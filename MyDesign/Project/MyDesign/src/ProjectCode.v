==> flow/design.v <==
module fulladder (a,b,Cin,S,Cout);
	input a,b,Cin;
	output S,Cout;
	wire z1,z2,z3;
	xor #(12ns) gate1 (z1,a,b);
	and #(8ns) gate2 (z2,z1,Cin);
	and #(8ns) gate3 (z3,a,b);
	xor #(12ns) gate4 (S,z1,Cin);
	or #(8ns) gate5 (Cout,z2,z3);
endmodule 
module adder4 (a,b,CarryIn,Sum,CarryOut);
	input [3:0]a,b;
	input CarryIn;
	output [3:0] Sum;
	output CarryOut; 
	wire [4:0] z;
	genvar k;
	assign z[0] = CarryIn,
	CarryOut=z[4];
	generate 
	for (k=0 ; k<=3 ; k=k+1)
		begin 
			fulladder U1 (.a(a[k]),.b(b[k]),.Cin(z[k]),.S(Sum[k]),.Cout(z[k+1]));
		end	
	endgenerate
endmodule
module bcdadder (x,y,Cin,Sum,Cout);		 
	input [3:0]x,y;
	input Cin;
	output [3:0] Sum;
	output Cout;	
	wire [3:0]S1,S2;
	wire z1,z2,z3;
	wire ignoredCout;
	adder4 U1 (x,y,Cin,S1,Cout);	 
	adder4 U2 (S1,S2,1'b0,Sum,ignoredCout);
	and #(8ns) gate1 (z1,S1[3],S1[2]);
	and #(8ns) gate2 (z2,S1[3],S1[1]);
	or #(8ns) gate3 (z3,Cout,z1,z2);	
	assign S2[0]=0,
    S2[1]=Cout,
	S2[2]=Cout,
	S2[3]=0;		 
endmodule 
module DFF (CLK,reset,D,Q);		 
	input CLK,reset;
	input D;
	output reg Q;
	always @ (posedge CLK or negedge reset )
		if(~reset)
			Q=0;
		else
			Q=D;
endmodule
module system (x,y,Cin,CLK,reset,S,Cout);	
	input Cin, CLK,reset;
	input [7:0]x,y;
    output   Cout;
	output  [7:0]S;
	genvar k;
	wire [7:0]c1,c2;  
	wire [8:0]c3;
	wire z1;				
	generate
	for (k=0 ; k<=7 ; k=k+1)
		begin 
			DFF u1 (.CLK(CLK),.reset(reset),.D(x[k]),.Q(c1[k]));
		end	 
	for (k=0 ; k<=7 ; k=k+1)
		begin 
			DFF u2 (.CLK(CLK),.reset(reset),.D(y[k]),.Q(c2[k]));
		end
		bcdadder u3 (c1[3:0],c2[3:0],1'b0,c3[3:0],z1);
		bcdadder u4 (c1[7:4],c2[7:4],z1,c3[7:4],c3[8]); 
		assign Cout=c3[8];		 
		for (k=0 ; k<=7 ; k=k+1)
		begin 
			DFF u5 (.CLK(CLK),.reset(reset),.D(c3[k]),.Q(S[k]));
		end
		endgenerate
endmodule 
module BCD (x,y,Cin,S,Cout); 
	input Cin;
	input [3:0]x,y;		
	output reg Cout;
	output reg [3:0]S;	 
	reg [4:0]z;
	always @ (*)
		begin
		z=x+y+Cin;
		if(z>9)
			{Cout,S}=z+6;
		else
			{Cout,S}=z;
		end
endmodule
module testGenerater (x,y,Cin,S,Cout); 	 
	input [7:0]x,y;
	input Cin;
	output [7:0]S;
	output  Cout;
	wire z1;		 
	BCD U1 (.x(x[3:0]),.y(y[3:0]),.Cin(Cin),.S(S[3:0]),.Cout(z1));
	BCD U2 (.x(x[7:4]),.y(y[7:4]),.Cin(z1),.S(S[7:4]),.Cout(Cout));
endmodule 
module Analyzer (s1,s2,c1,c2);
	input [7:0]s1,s2;
	input c1,c2;
	always @ (*)
		begin 
			if ({s1,c1}!={s2,c2})
			$display("Error! Both results are not equal, there's an problem with the addition");
			end
endmodule 
module TEST ();
	reg CLK,reset,Cin;
	reg [7:0] X,Y;
	wire [7:0] S1,S2;
	wire Cout1,Cout2;
	testGenerater U1 (.x(X),.y(Y),.Cin(Cin),.S(S1),.Cout(Cout1));
	system U2 (.x(X),.y(Y),.Cin(Cin),.CLK(CLK),.reset(reset),.S(S2),.Cout(Cout2));	  
	Analyzer U3 (S1,S2,Cout1,Cout2); 
	initial begin
		{Cin,X,Y}=9'h000;
		repeat (16)		  
		#(10ns) {Cin,X,Y}=({Cin,X,Y})+9'h001;
	end
endmodule
Tool chain data of system
Tool output for the design above, in the order of the flow.
Lines are those of the file above, counted from 1.
Operators carry their Yosys type and port widths (W data, S select, Z words).
Library cell names are shortened.
The mark -- stands for no value.
- top: system
- clock port: CLK
- library: sky130hd
- corner: tt_025C_1v80

Elaborated design
Counts by Yosys on the flattened word-level netlist (proc, flatten, opt, wreduce; memories kept). Register bits leave out memories and registers merged into their read ports (data or address); mux counts leave out enables and synchronous resets folded into registers. Print and check cells are left out. Cells with the same type and inputs are merged into one.
- register bits at 24
- bits of input ports at 19
- noted output and inout bits: 9
- noted cells after elaboration: 77
- bitwise logic cells at 53
- operators with widths (cell ; count):
    $xor A1 B1 Y1 ; 23
    $and A1 B1 Y1 ; 21
    $or A1 B1 Y1 ; 9

Longest topological paths
Longest topological path by Yosys (ltp), each cell counted once; first at word level (registers and memories cut), then after technology mapping (sequential cells cut; the memories' decode and read muxes count).
- noted depth in word-level cells: 19
- noted ABC_AREA: 0
- gate-level depth with buffers: 16

After synthesis
Source: synth_stat.txt of the flow (Yosys; design flattened, memories mapped). It holds for the ABC_AREA given above (unset counts as 0); a run with the other value may have another netlist.
The area totals of this step are shown rounded.
- cells by type (cell ; count ; area in all (sq um)):
    dfrtp_1 ; 24 ; 600.576
    fa_1 ; 9 ; 180.173
    inv_1 ; 22 ; 82.579
    buf_4 ; 8 ; 60.058
    ha_1 ; 3 ; 37.536
    xor2_1 ; 2 ; 17.517
- noted cell count: 68
- synthesis area at 980 sq um
- noted sequential part of the area: 600 sq um
- noted flip-flop cells: 24
- noted buffer cells: 8
By module: a second synthesis without flattening, with its own total; a netlist apart from the flattened one above.
- cell total of the unflattened synthesis: 43
- area total of the unflattened synthesis at 930 sq um
Each row is one instance without its submodules.
- modules (module ; instances ; cells ; area (sq um) ; sequential area (sq um)):
    DFF ; 24 ; 1 ; 25 ; 25
    fulladder ; 16 ; 1 ; 20 ; 0.0
    bcdadder ; 2 ; 1 ; 3.8 ; 0.0
    system ; 1 ; 1 ; 3.8 ; 0.0
    adder4 ; 4 ; 0 ; 0.0 ; 0.0

Path before layout
OpenSTA on the mapped netlist: ideal clock, no wires. The path of least setup slack (recovery checks aside). Input and output delay are each 20% of the period. Register names are those of the netlist, which keeps one name where synthesis merged equal registers.
- kind: register to output
- start: register genblk1[0].u1.Q
- end: output port Cout
- period at 7.2 ns
- noted external output delay: 1.440 ns
- launch time at the first pin at 0.000 ns
- data arrival time: 3.429 ns
- data required time at 5.760 ns
- path slack: 2.331 ns
- noted path delay: 3.429 ns
- stages on the path: 13
- buffers on the path: 0
- synthesis period reached at 4.869 ns
"path delay" is the arrival time less input delay plus setup time.
At an output port there is no setup time.
"stages on the path" counts driving pins, that of a launching flip-flop among them; a cell with two outputs on the path counts twice.
"synthesis period reached" = period - worst setup slack (recovery checks aside). The figure is calculated, with input and output delays left at 20% of the set period.
Between the ends stands the longest chain of elaborated cells between them, by number of cells; it is not shown to be the way that was timed. Of several equally long chains one is given.
Each line given opens the expression or statement behind the cell; cells for indexed reads and writes are added by Yosys, which also makes memories of some case tables.
- cells stage by stage: dfrtp_1 ha_1 inv_1 fa_1 fa_1 fa_1 inv_1 fa_1 inv_1 fa_1 fa_1 fa_1 inv_1
- noted cells in the longest elaborated chain: 15
- noted elaborated cells between the ends (all ways): 15
- classes of those cells: logic (15)
- RTL lines, path after synthesis (what ; line ; RTL):
    start, declared ; 48 ; output reg Q;
    start, assigned ; 51 ; Q=0;
    start, assigned ; 53 ; Q=D;
    $and A1 B1 Y1 ; 7 ; and #(8ns) gate3 (z3,a,b);
    $and A1 B1 Y1 ; 6 ; and #(8ns) gate2 (z2,z1,Cin);
    $or A1 B1 Y1 ; 9 ; or #(8ns) gate5 (Cout,z2,z3);
    $and A1 B1 Y1 ; 6 ;
    $or A1 B1 Y1 ; 9 ;
    $and A1 B1 Y1 ; 6 ;
    $or A1 B1 Y1 ; 9 ;
    $and A1 B1 Y1 ; 6 ;
    $or A1 B1 Y1 ; 9 ;
    $and A1 B1 Y1 ; 6 ;
    $or A1 B1 Y1 ; 9 ;
    $and A1 B1 Y1 ; 6 ;
    $or A1 B1 Y1 ; 9 ;
    $and A1 B1 Y1 ; 6 ;
    $or A1 B1 Y1 ; 9 ;
    end, declared ; 58 ; output   Cout;

Path in the finished layout
From the final timing report of run A: the path of least setup slack in the routed layout; clock arrival at registers is part of the times.
- kind: register to output
- start: register genblk1[0].u1.Q
- end: output port Cout
- period at 7.1 ns
- noted external output delay: 1.42 ns
- launch time at the first pin at 0.31 ns
- data arrival time: 4.59 ns
- data required time at 5.68 ns
- path slack: 1.09 ns
- stages on the path: 14
- buffers on the path: 1
Between the ends stands the longest chain of elaborated cells between them, by number of cells; it is not shown to be the way that was timed. Of several equally long chains one is given.
- cells stage by stage: dfrtp_1 ha_1 inv_1 fa_1 fa_1 fa_1 inv_1 fa_1 inv_1 fa_1 fa_1 fa_1 inv_1 clkdlybuf4s50_1
- noted cells in the longest elaborated chain: 15
- noted elaborated cells between the ends (all ways): 15
- classes of those cells: logic (15)
- RTL lines, path after layout (what ; line ; RTL):
    start, declared ; 48 ; output reg Q;
    start, assigned ; 51 ; Q=0;
    start, assigned ; 53 ; Q=D;
    $and A1 B1 Y1 ; 7 ; and #(8ns) gate3 (z3,a,b);
    $and A1 B1 Y1 ; 6 ; and #(8ns) gate2 (z2,z1,Cin);
    $or A1 B1 Y1 ; 9 ; or #(8ns) gate5 (Cout,z2,z3);
    $and A1 B1 Y1 ; 6 ;
    $or A1 B1 Y1 ; 9 ;
    $and A1 B1 Y1 ; 6 ;
    $or A1 B1 Y1 ; 9 ;
    $and A1 B1 Y1 ; 6 ;
    $or A1 B1 Y1 ; 9 ;
    $and A1 B1 Y1 ; 6 ;
    $or A1 B1 Y1 ; 9 ;
    $and A1 B1 Y1 ; 6 ;
    $or A1 B1 Y1 ; 9 ;
    $and A1 B1 Y1 ; 6 ;
    $or A1 B1 Y1 ; 9 ;
    end, declared ; 58 ; output   Cout;

Lab notebook: system

Stored flow runs of system (2 of them; Yosys, OpenROAD, sky130hd). They differ in their settings and are not a sequence. Constraints: input delay and output delay 20% of the set period each, output load 0.01 pF.
"clock period reached": clock period set for the run, less the worst setup slack. It is reckoned from that one timing run; input and output delays stay at 20% of the period that was set.
By "critical setup path time" is meant the share of the clock period that the worst setup path is allowed (20% is reserved at inputs, 20% at outputs), minus its slack. Clock arrival times at its registers enter into it.
"total design power" rests on the timing tool's default activity at the inputs, not on a simulated workload.
Measured values are rounded.

Run A

==> flow/run.sh <==
#!/bin/bash
# the make line also repeats the synthesis and layout settings of config.mk as NAME=value (left out here)
make -C /OpenROAD-flow-scripts/flow DESIGN_CONFIG=/design/flow/config.mk WORK_HOME=/design/flow/orfs CLKGATE_MAP_FILE= finish
==> flow/config.mk <==
export PLATFORM = sky130hd
export DESIGN_NAME = system
export DESIGN_NICKNAME = system
export VERILOG_FILES = /design/flow/design.v
export SDC_FILE = /design/flow/constraint.sdc
export NUM_CORES = 4
export LEC_CHECK = 0
export CAP_MARGIN = 20
export CORE_MARGIN = 2
export CORE_UTILIZATION = 67
export CTS_CLUSTER_DIAMETER = 231
export GPL_TIMING_DRIVEN = 1
export MAX_ROUTING_LAYER = met4
export MIN_ROUTING_LAYER = met2
export PLACE_DENSITY_LB_ADDON = 0.22
export SETUP_SLACK_MARGIN = -0.07
export SLEW_MARGIN = 20
export TNS_END_PERCENT = 80
==> flow/constraint.sdc <==
create_clock -name core_clock -period 7.1 [get_ports {CLK}]
set_input_delay 1.4200 -clock core_clock [delete_from_list [all_inputs] [get_ports {CLK}]]
set_output_delay 1.4200 -clock core_clock [all_outputs]
set_load 0.01 [all_outputs]

Measured in run A:
- critical setup path time: 4.59 ns
- type of the worst setup path: register to output
- setup TNS: 0.000 ns
- worst hold slack in the final report at 0.50 ns
- worst setup slack after layout: 1.1 ns
- die footprint at 1800 sq um
- clock period reached at 6.013 ns
- synthesized cell area: 980 sq um
- noted the standard-cell area after layout: 1200 sq um
- noted the final utilization: 0.92
- noted the total design power: 320 µW

Run B

==> flow/run.sh <==
#!/bin/bash
# the make line also repeats the synthesis and layout settings of config.mk as NAME=value (left out here)
make -C /OpenROAD-flow-scripts/flow DESIGN_CONFIG=/design/flow/config.mk WORK_HOME=/design/flow/orfs CLKGATE_MAP_FILE= finish
==> flow/config.mk <==
export PLATFORM = sky130hd
export DESIGN_NAME = system
export DESIGN_NICKNAME = system
export VERILOG_FILES = /design/flow/design.v
export SDC_FILE = /design/flow/constraint.sdc
export NUM_CORES = 4
export LEC_CHECK = 0
export ABC_AREA = 1
export CAP_MARGIN = 5
export CELL_PAD_IN_SITES_GLOBAL_PLACEMENT = 1
export CORE_MARGIN = 8
export CORE_UTILIZATION = 27
export CTS_CLUSTER_DIAMETER = 188
export MIN_ROUTING_LAYER = met1
export PLACE_DENSITY_LB_ADDON = 0.28
export SETUP_SLACK_MARGIN = 0.12
export SLEW_MARGIN = 20
==> flow/constraint.sdc <==
create_clock -name core_clock -period 4.67 [get_ports {CLK}]
set_input_delay 0.9340 -clock core_clock [delete_from_list [all_inputs] [get_ports {CLK}]]
set_output_delay 0.9340 -clock core_clock [all_outputs]
set_load 0.01 [all_outputs]

Measured in run B:
- clock period reached at 4.377 ns
- critical setup path time: 3.44 ns
- type of the worst setup path: register to output
- worst hold slack in the final report at 0.48 ns
- noted the total design power: 540 µW
- noted the standard-cell area after layout: 1400 sq um
- die footprint at 5900 sq um
- noted the final utilization: 0.38
- worst setup slack after layout: 0.29 ns
- setup TNS: 0.000 ns
- synthesized cell area: 1000 sq um
